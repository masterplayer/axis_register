==> flow/design.v <==
`timescale 1ns / 1ps
module axis_register_reduced #(
    parameter integer BYTE_WIDTH = 8,
    parameter integer USER_WIDTH = 8
) (
    input  logic                      CLK          ,
    input  logic                      RESET        ,
    input  logic [(BYTE_WIDTH*8)-1:0] S_AXIS_TDATA ,
    input  logic [  (BYTE_WIDTH-1):0] S_AXIS_TKEEP ,
    input  logic [  (USER_WIDTH-1):0] S_AXIS_TUSER ,
    input  logic                      S_AXIS_TVALID,
    output logic                      S_AXIS_TREADY,
    input  logic                      S_AXIS_TLAST ,
    output logic [(BYTE_WIDTH*8)-1:0] M_AXIS_TDATA ,
    output logic [  (BYTE_WIDTH-1):0] M_AXIS_TKEEP ,
    output logic [  (USER_WIDTH-1):0] M_AXIS_TUSER ,
    output logic                      M_AXIS_TVALID,
    input  logic                      M_AXIS_TREADY,
    output logic                      M_AXIS_TLAST
);
   (* srl_style = "register" *)logic [(BYTE_WIDTH*8)-1:0] data_reg ;
   (* srl_style = "register" *)logic [  (BYTE_WIDTH-1):0] keep_reg ;
   (* srl_style = "register" *)logic                      last_reg ;
    typedef enum {
        RESET_ST,  
        IDLE_ST,   
        FULL_ST    
    } fsm;
    (* fsm_encoding = "none" *) fsm current_state = RESET_ST;
    always_comb begin : M_AXIS_TVALID_processing 
        if (current_state == RESET_ST || current_state == IDLE_ST) begin 
            M_AXIS_TVALID = 1'b0;
        end else begin 
            M_AXIS_TVALID = 1'b1;
        end 
    end 
    always_comb begin : S_AXIS_TREADY_processing 
        if (M_AXIS_TREADY) begin 
            S_AXIS_TREADY = 1'b1;
        end else begin 
            S_AXIS_TREADY = 1'b0;
        end 
    end 
    always @(posedge CLK) begin 
        if (RESET) begin
            current_state <= RESET_ST;
        end else begin 
            case (current_state)
                IDLE_ST:
                    if (S_AXIS_TVALID & S_AXIS_TREADY) begin 
                        current_state <= FULL_ST;
                    end else begin 
                        current_state <= current_state;
                    end 
                FULL_ST:
                    if ((M_AXIS_TREADY & (!S_AXIS_TVALID)) | (M_AXIS_TREADY & M_AXIS_TVALID & !S_AXIS_TVALID)) begin 
                        current_state <= IDLE_ST;
                    end else begin 
                        current_state <= current_state;
                    end 
                default:
                    current_state <= IDLE_ST;
            endcase
        end
    end
    always_ff @(posedge CLK) begin : data_reg_processing 
        if (M_AXIS_TREADY) begin 
            data_reg <= S_AXIS_TDATA;
        end else begin 
            data_reg <= data_reg;
        end 
    end
    always_comb begin : M_AXIS_TDATA_processing 
        M_AXIS_TDATA = data_reg;
    end 
    always_ff @(posedge CLK) begin : keep_reg_processing 
        if (M_AXIS_TREADY) begin 
            keep_reg <= S_AXIS_TKEEP;
        end else begin 
            keep_reg <= keep_reg;
        end 
    end
    always_comb begin : M_AXIS_TKEEP_processing 
        M_AXIS_TKEEP = keep_reg;
    end 
    always_ff @(posedge CLK) begin : last_reg_processing 
        if (M_AXIS_TREADY) begin 
            last_reg <= S_AXIS_TLAST;
        end else begin 
            last_reg <= last_reg;
        end 
    end
    always_comb begin : M_AXIS_TLAST_processing 
        M_AXIS_TLAST = last_reg;
    end 
    generate
        if (USER_WIDTH > 0) begin
           (* srl_style = "register" *)logic [(USER_WIDTH-1):0] user_reg;
            always_ff @(posedge CLK) begin : user_reg_processing
                if (M_AXIS_TREADY) begin 
                    user_reg <= S_AXIS_TUSER;
                end else begin
                    user_reg <= user_reg;
                end
            end
            always_comb begin : M_AXIS_TUSER_processing 
                M_AXIS_TUSER = user_reg;
            end 
        end 
    endgenerate
endmodule : axis_register_reduced 
### Tool chain data of axis_register_reduced

The steps from the RTL of axis_register_reduced to its reports follow in flow order.
Line numbers count from 1 in the design file above.
Library cell names are shortened.
The mark - stands for no value.

| inputs | value |
|---|---|
| top module | axis_register_reduced |
| clock | CLK |
| standard-cell library | sky130hd |
| corner | tt_025C_1v80 |

### Elaborated design

Yosys after proc, flatten, opt, wreduce and memory -nomap, before mapping. Memory bits, and registers merged into a memory's read port (data or address), are not among the register bits. Print and check cells are not counted. Equal cells are merged and count once.

| operators by class | value |
|---|---|
| equality and inequality tests | 4 |
| mux-type cells | 5 |
| bitwise logic cells | 5 |
| reductions and logical operators | 4 |

Operators with widths:

| kind | number |
|---|---|
| case mux 32 bit (select 2 bit) | 1 |
| 2-to-1 mux 32 bit | 2 |
| == test 32 x 1 -> 1 bit (second input constant) | 1 |
| == test 32 x 2 -> 1 bit (second input constant) | 1 |
| zero test 32 bit | 1 |
| bitwise AND 1 bit | 4 |
| != test 2 bit (second input constant) | 2 |
| AND reduction 2 bit | 1 |
| 2-to-1 mux 1 bit | 2 |
| bitwise OR 1 bit | 1 |
| logical OR 1 bit | 1 |
| zero test 1 bit | 1 |

| storage and ports | value |
|---|---|
| bits in registers | 113 |
| input bits | 85 |
| output and inout port bits | 83 |

### Depth

Yosys ltp: most cells in a row. Word level: on the elaborated netlist, between registers, memories and ports. Mapped: between sequential cells and ports; inverters and the memories' decode and read muxes count.

| depth | value |
|---|---|
| depth in word-level cells | 8 |
| ABC_AREA | 0 |
| depth in mapped cells | 3 |
| mapped depth without buffers | 3 |

### Synthesis result

The flow's flattened synthesis, as Yosys stat reports it; memories are mapped. The netlist is that of the ABC_AREA named above (0 if unset); the other value can give another one.

| synthesis totals | value |
|---|---|
| cells in the netlist | 91 |
| mapped area | 2538.7 um^2 |
| sequential area | 2472.4 um^2 |
| mapped flip-flops | 83 |
| buffer cells | 2 |

Cells by type:

| type | number |
|---|---|
| edfxtp_1 | 81 |
| dfxtp_1 | 2 |
| nand2b_4 | 1 |
| nor2b_4 | 1 |
| nand4b_1 | 1 |
| o21ai_2 | 1 |
| buf_4 | 1 |
| nor2b_1 | 1 |
| clkbuf_1 | 1 |
| nor2_1 | 1 |

### Path before layout

Path of least setup slack by OpenSTA after synthesis, without wires, with an ideal clock, recovery checks aside; 20% of the period is set as input and as output delay. Where synthesis merged equal registers, the netlist keeps one of their names.

| timing path post-synthesis | value |
|---|---|
| path type | flip-flop to flip-flop |
| from | register current_state[1] |
| to | register current_state[1] |
| clock period | 0.902 ns |
| launch time at the first pin | 0.000 ns |
| arrival | 0.663 ns |
| slack | 0.127 ns |
| path delay | 0.775 ns |
| stages | 4 |
| period reached after synthesis | 0.775 ns |

"path delay" = arrival - input delay + setup time.
"stages": output pins that drive a net of the path, with the launching flip-flop's if there is one; two outputs of one cell count as two.
"period reached after synthesis" is the clock period less the worst setup slack; recovery checks do not enter. This is arithmetic on one report: input and output delays are still those of the set period (20% each).
Between the ends stands the longest chain of elaborated cells between them, by number of cells; it is not shown to be the way that was timed. Of several equally long chains one is given.
Each line given opens the expression or statement behind the cell; cells for indexed reads and writes are added by Yosys, which also makes memories of some case tables.
At most two assigning lines are given for a register; there are more.

| between the ends, post-synthesis | value |
|---|---|
| cells stage by stage | dfxtp_1 > nand4b_1 > o21ai_2 > nor2b_4 |
| length of the longest elaborated chain | 8 |
| elaborated cells between the ends (all ways) | 13 |
| those cells by class | eq/ne (4); mux (3); logic (3); reduce/logical (3) |

RTL lines, path post-synthesis:

| element | line | source |
|---|---|---|
| start: declaration | 29 | `(* fsm_encoding = "none" *) fsm current_state = RESET_ST;` |
| start: assignment | 53 | `current_state <= current_state;` |
| start: assignment | 59 | `current_state <= current_state;` |
| zero test 32 bit | 31 | `if (current_state == RESET_ST \|\| current_state == IDLE_ST) begin` |
| logical OR 1 bit | 31 |  |
| 2-to-1 mux 1 bit | 31 |  |
| bitwise AND 1 bit x2 | 56 | `if ((M_AXIS_TREADY & (!S_AXIS_TVALID)) \| (M_AXIS_TREADY & M_AXIS_TVALID & !S_AXIS_TVALID)) begin` |
| bitwise OR 1 bit | 56 |  |
| 2-to-1 mux 32 bit | 56 |  |
| case mux 32 bit (select 2 bit) | 48 | `case (current_state)` |
| end: assignment | 53 |  |
| end: assignment | 59 |  |
| end: declaration | 29 |  |

### Worst path after layout

From the final timing report of run A: the path of least setup slack in the routed layout; clock arrival at registers is part of the times.

| timing path post-layout | value |
|---|---|
| path type | flip-flop to output port |
| from | register genblk1.user_reg[1] |
| to | output M_AXIS_TUSER[1] |
| clock period | 1.17 ns |
| launch time at the first pin | 0.34 ns |
| arrival | 0.90 ns |
| slack | 0.04 ns |
| stages | 2 |

| between the ends, post-layout | value |
|---|---|
| cells stage by stage | edfxtp_1 > buf_2 |
| length of the longest elaborated chain | 0 |
| elaborated cells between the ends (all ways) | 0 |
| source lines of those cells | 0 |

RTL lines, path post-layout:

| element | line | source |
|---|---|---|
| start: declaration | 98 | `(* srl_style = "register" *)logic [(USER_WIDTH-1):0] user_reg;` |
| start: assignment | 101 | `user_reg <= S_AXIS_TUSER;` |
| start: assignment | 103 | `user_reg <= user_reg;` |
| end: declaration | 16 | `output logic [  (USER_WIDTH-1):0] M_AXIS_TUSER ,` |

--- measured runs ---
Measured results for axis_register_reduced: 2 stored runs of the Yosys and OpenROAD flow on sky130hd. The settings differ; the order carries no meaning. The constraints put input and output delay at 20% of the set period each and load the outputs with 0.01 pF.
"time on the worst setup path" is the time allowed to the run's worst setup path (the clock period less input and output delay, where it has them) less its slack. Clock arrival times count: a late capture clock shortens it, a late launch clock lengthens it.
Settings: . = not set for that run.
A result given as . is not shown for that run.

| setting or result | run A | run B |
|---|---|---|
| period_ns | 1.17 | 0.812 |
| CORE_UTILIZATION | 25 | 38 |
| CORE_ASPECT_RATIO | 1.03 | 1.5 |
| TNS_END_PERCENT | 65 | 80 |
| GPL_TIMING_DRIVEN | 1 | . |
| CTS_CLUSTER_SIZE | 79 | . |
| MAX_ROUTING_LAYER | met4 | . |
| CAP_MARGIN | 20 | 25 |
| CORE_MARGIN | 2 | 2 |
| SLEW_MARGIN | 20 | 20 |
| SETUP_SLACK_MARGIN | . | 0.07 |
| CELL_PAD_IN_SITES_DETAIL_PLACEMENT | . | 2 |
| ABC_AREA | . | 1 |
| MIN_ROUTING_LAYER | . | met1 |
| setup slack of the worst path (ns) | 0.038 | . |
| time on the worst setup path (ns) | 0.90 | . |
| critical path kind | flip-flop to output port | . |
| standard-cell area after layout (um^2) | 4182.8 | . |
| synthesized cell area (um^2) | 2538.7 | . |
| total die area (um^2) | 10976.6 | . |

Run B: no results, placement failed with DPL-0033
--- end ---
